==> flow/design.v <==
module accum_out_read_addr_gen
#(
  parameter COUNTER_WIDTH = 32,
  parameter NUM_PARAMS = 8,
  parameter BANK_ADDR_WIDTH = 8
)(
  input clk,
  input rst_n,
  input addr_enable,
  output [BANK_ADDR_WIDTH - 1 : 0] addr,
  input config_enable,
  input [COUNTER_WIDTH*NUM_PARAMS - 1 : 0] config_data
);
  reg [COUNTER_WIDTH - 1 : 0] config_OX0, config_OY0, config_OC1;
  always @ (posedge clk) begin
    if (rst_n) begin
      if (config_enable) begin
        {config_OX0, config_OY0, config_OC1} <= config_data;
      end
    end else begin
      {config_OX0, config_OY0, config_OC1} <= 0;
    end
  end
  reg [COUNTER_WIDTH - 1 : 0] ox0, oy0, oc1;
  wire [COUNTER_WIDTH - 1 : 0] addrc;
  always @ (posedge clk) begin
    if (rst_n) begin
      if (addr_enable) begin
        ox0 <=  (ox0 == config_OX0 - 1) ?
          0 : ox0 + 1;
        oy0 <=  (ox0 == config_OX0 - 1) ?
          ((oy0 == config_OY0 - 1) ? 0 : oy0 + 1) : oy0;
        oc1  <= ((ox0 == config_OX0 - 1) && (oy0 == config_OY0 - 1)) ?
        ((oc1 == config_OC1 - 1) ? 0 : oc1 + 1) : oc1;
      end
    end else begin
      ox0 <= 0;
      oy0 <= 0;
      oc1 <= 0;
    end
  end
  assign addrc = oc1 * config_OX0 * config_OY0 + oy0 * config_OX0 + ox0;
  assign addr = addrc[BANK_ADDR_WIDTH - 1 : 0];
endmodule
# ---- Step by step through the tools: accum_out_read_addr_gen
# The steps from the RTL of accum_out_read_addr_gen to its reports follow in flow order.
# Lines are those of the file above, counted from 1.
# Operators: Yosys type, input widths -> output width; for muxes data width and select width s.
# Library cell names are shortened.
# Not given: -
dict set report design {
  design {accum_out_read_addr_gen}
  clock {clk}
  cell_library {sky130hd}
  corner {tt_025C_1v80}
}

# ---- Elaborated design
# Source: Yosys, flattened and elaborated, memories not mapped. Widths are those after wreduce. Registers that Yosys merges into a memory's read port (data or address) are not register bits. Print and check cells do not count. Equal cells are merged and count once.
dict set report bits {
  register_bits 192
  latch_bits 0
  mem_bits_rw 0
  romBits 0
  clocked_rd_ports_x_width 0
  n_memories 0
  inputBits 260
}
dict set report classes {
  n_addsub 8
  mul 3
  div_mod_pow 0
  n_cmp 0
  eq_ne 3
  shifts 0
  n_mux 3
  bitwise 0
  reduce_and_logical 3
}
# cell count
set ops {}
lappend ops {{$mul 32x32->8} 2}
lappend ops {{$mul 32x32->32} 1}
lappend ops {{$add 32x1->32 const B} 3}
lappend ops {{$sub 32x1->32 const B} 3}
lappend ops {{$eq 32x32->1} 3}
lappend ops {{$mux 32} 3}
lappend ops {{$add 8x8->8} 2}
lappend ops {{$reduce_and 2->1} 2}
lappend ops {{$logic_and 1x1->1} 1}

# ---- Depth
# Depth = most cells in a row (Yosys ltp): at word level without a register or memory, in the mapped netlist without a sequential cell, where the memories' decode and read muxes count.
dict set report depth {
  depth_word 4
  abc_area 0
  mapped_depth 29
}

# ---- Netlist
# Yosys stat after the flow's synthesis: flattened, memories mapped to cells. It holds for the ABC_AREA given above (unset counts as 0); a run with the other value may have another netlist.
dict set report mapped {
  stdcells 1764
  synth_area_um2 14804.2
  sequential_area_um2 3843.7
  ff_cells 192
  buf_cells 118
}
# type count area_total_um2
set types {}
lappend types {dfxtp_1 192 3.84E+03}
lappend types {xnor2_1 153 1.34E+03}
lappend types {mux2i_1 106 1.06E+03}
lappend types {fa_1 48 960.922}
lappend types {ha_1 62 775.744}
lappend types {nor2b_1 103 644.368}
lappend types {xor2_1 64 560.538}
lappend types {nor2_1 124 465.446}
lappend types {nand2_1 116 435.418}
lappend types {clkbuf_1 100 375.36}
lappend types {inv_1 92 345.331}
lappend types {and2_1 54 337.824}
lappend types {nor4_1 50 312.8}
lappend types {nand3_1 49 245.235}
lappend types {nand4_1 38 237.728}
lappend types {or3_1 38 237.728}
lappend types {a21oi_1 47 235.226}
lappend types {or4_1 28 210.202}
# Not listed: further types 62, cells in them 300.

# ---- Worst setup path after synthesis
# OpenSTA on the mapped netlist: ideal clock, no wires. The path of least setup slack (recovery checks aside). Input and output delay are each 20% of the period. Register names are those of the netlist, which keeps one name where synthesis merged equal registers.
dict set report synth_path {
  path_kind {flip-flop to output port}
  start {register config_OX0[2]}
  end {output port addr[7]}
  clock_period_ps 10200
  out_delay_ps 2040
  t_first_pin_ps 0
  arrival_time_ps 7787
  t_required_ps 8160
  setup_slack_ps 373
  delay_ps 7787
  stages 29
  synth_period_reached_ps 9827
}
# "delay_ps" is the arrival time less input delay plus setup time.
# A path that ends at an output port has no setup time.
# "stages": output pins that drive a net of the path, with the launching flip-flop's if there is one; two outputs of one cell count as two.
# "synth_period_reached_ps" = period - worst setup slack (recovery checks aside). The figure is calculated, with input and output delays left at 20% of the set period.
# Between the ends stands the longest chain of elaborated cells between them, by number of cells; it is not shown to be the way that was timed. Of several equally long chains one is given.
# Each line given opens the expression or statement behind the cell; cells for indexed reads and writes are added by Yosys, which also makes memories of some case tables.
dict set report synth_between {
  path_cell_list {dfxtp_1 clkbuf_1 clkbuf_1 nand2_1 fa_1 inv_1 fa_1 fa_1 ha_1 ha_1 ha_1 xor2_1 nand2_1 fa_1 fa_1 fa_1 inv_1 fa_1 fa_1 inv_1 fa_1 xor2_1 xnor2_1 xnor2_1 xnor2_1 xnor2_1 xnor2_1 xnor2_1 xnor2_1}
  elab_chain_cells 4
}
# element line_no
set synth_lines {}
lappend synth_lines {{start, declared} 14} ;# reg [COUNTER_WIDTH - 1 : 0] config_OX0, config_OY0, config_OC1;
lappend synth_lines {{$mul 32x32->32} 42} ;# assign addrc = oc1 * config_OX0 * config_OY0 + oy0 * config_OX0 + ox0;
lappend synth_lines {{$mul 32x32->8} 42}
lappend synth_lines {{$add 8x8->8 x2} 42}
lappend synth_lines {{end, declared} 10} ;# output [BANK_ADDR_WIDTH - 1 : 0] addr,

# ---- Worst path after layout
# From the final timing report of stored run 1: the path of least setup slack in the routed layout; clock arrival at registers is part of the times.
# The path's times are printed in steps of 10 ps; the period is the one set.
dict set report layout_path {
  path_kind {flip-flop to output port}
  start {register config_OX0[2]}
  end {output port addr[7]}
  clock_period_ps 13800
  out_delay_ps 2760
  t_first_pin_ps 450
  arrival_time_ps 9400
  t_required_ps 11040
  setup_slack_ps 1640
  stages 28
}
# Between the ends stands the longest chain of elaborated cells between them, by number of cells; it is not shown to be the way that was timed. Of several equally long chains one is given.
dict set report layout_between {
  path_cell_list {dfxtp_1 nand2_1 fa_1 inv_1 fa_1 fa_1 ha_1 ha_1 ha_1 xor2_1 nand2_1 fa_1 fa_1 fa_1 inv_1 fa_1 fa_1 inv_1 fa_1 xor2_1 xnor2_1 xnor2_1 xnor2_1 xnor2_1 xnor2_1 xnor2_1 xnor2_1 clkdlybuf4s50_1}
  elab_chain_cells 4
}
# element line_no
set layout_lines {}
lappend layout_lines {{start, declared} 14} ;# reg [COUNTER_WIDTH - 1 : 0] config_OX0, config_OY0, config_OC1;
lappend layout_lines {{$mul 32x32->32} 42} ;# assign addrc = oc1 * config_OX0 * config_OY0 + oy0 * config_OX0 + ox0;
lappend layout_lines {{$mul 32x32->8} 42}
lappend layout_lines {{$add 8x8->8 x2} 42}
lappend layout_lines {{end, declared} 10} ;# output [BANK_ADDR_WIDTH - 1 : 0] addr,

# Design accum_out_read_addr_gen on sky130hd. What follows are 2 stored runs of the flow, each under its own settings; their order means nothing. The constraints put input and output delay at 20% of the set period each and load the outputs with 0.01 pF.
# "period_reached_ps" means the clock period less the worst setup slack. The figure is calculated, with input and output delays left at 20% of the set period.
# "worst_path_allowed_less_slack_ps": the worst setup path's part of the clock period (all of it between registers, 20% less for each end at a port) less its slack. A launch clock that arrives late makes it longer, a capture clock that arrives late makes it shorter.
# "worst_path_allowed_less_slack_ps" is known to 10 ps.
run="stored run 1" settings period_ns=13.8 CORE_UTILIZATION=52 CORE_ASPECT_RATIO=1.81 GPL_TIMING_DRIVEN=1 GPL_ROUTABILITY_DRIVEN=0 SLEW_MARGIN=35 MAX_ROUTING_LAYER="met4" CAP_MARGIN=20 CORE_MARGIN=2
run="stored run 1" results period_reached_ps=12160 dieArea_um2=29894.9 final_setup_ws_ps=1640 worst_path_allowed_less_slack_ps=9400 timing.worst_path_kind="flip-flop to output port" yosys_chip_area_um2=14804.2 final_cell_area_um2=16585.9
run="stored run 2" settings period_ns=6.5 CORE_UTILIZATION=17 SETUP_SLACK_MARGIN=-0.1 HOLD_SLACK_MARGIN=-0.04 CORE_ASPECT_RATIO=1.75 CORE_MARGIN=9 CELL_PAD_IN_SITES_GLOBAL_PLACEMENT=1 ABC_AREA=0 CTS_CLUSTER_SIZE=94 CAP_MARGIN=35 SLEW_MARGIN=25
run="stored run 2" results period_reached_ps=9125 dieArea_um2=98450.2 final_setup_ws_ps=-2625 worst_path_allowed_less_slack_ps=7830 timing.worst_path_kind="flip-flop to output port" yosys_chip_area_um2=14804.2 final_cell_area_um2=18564.1
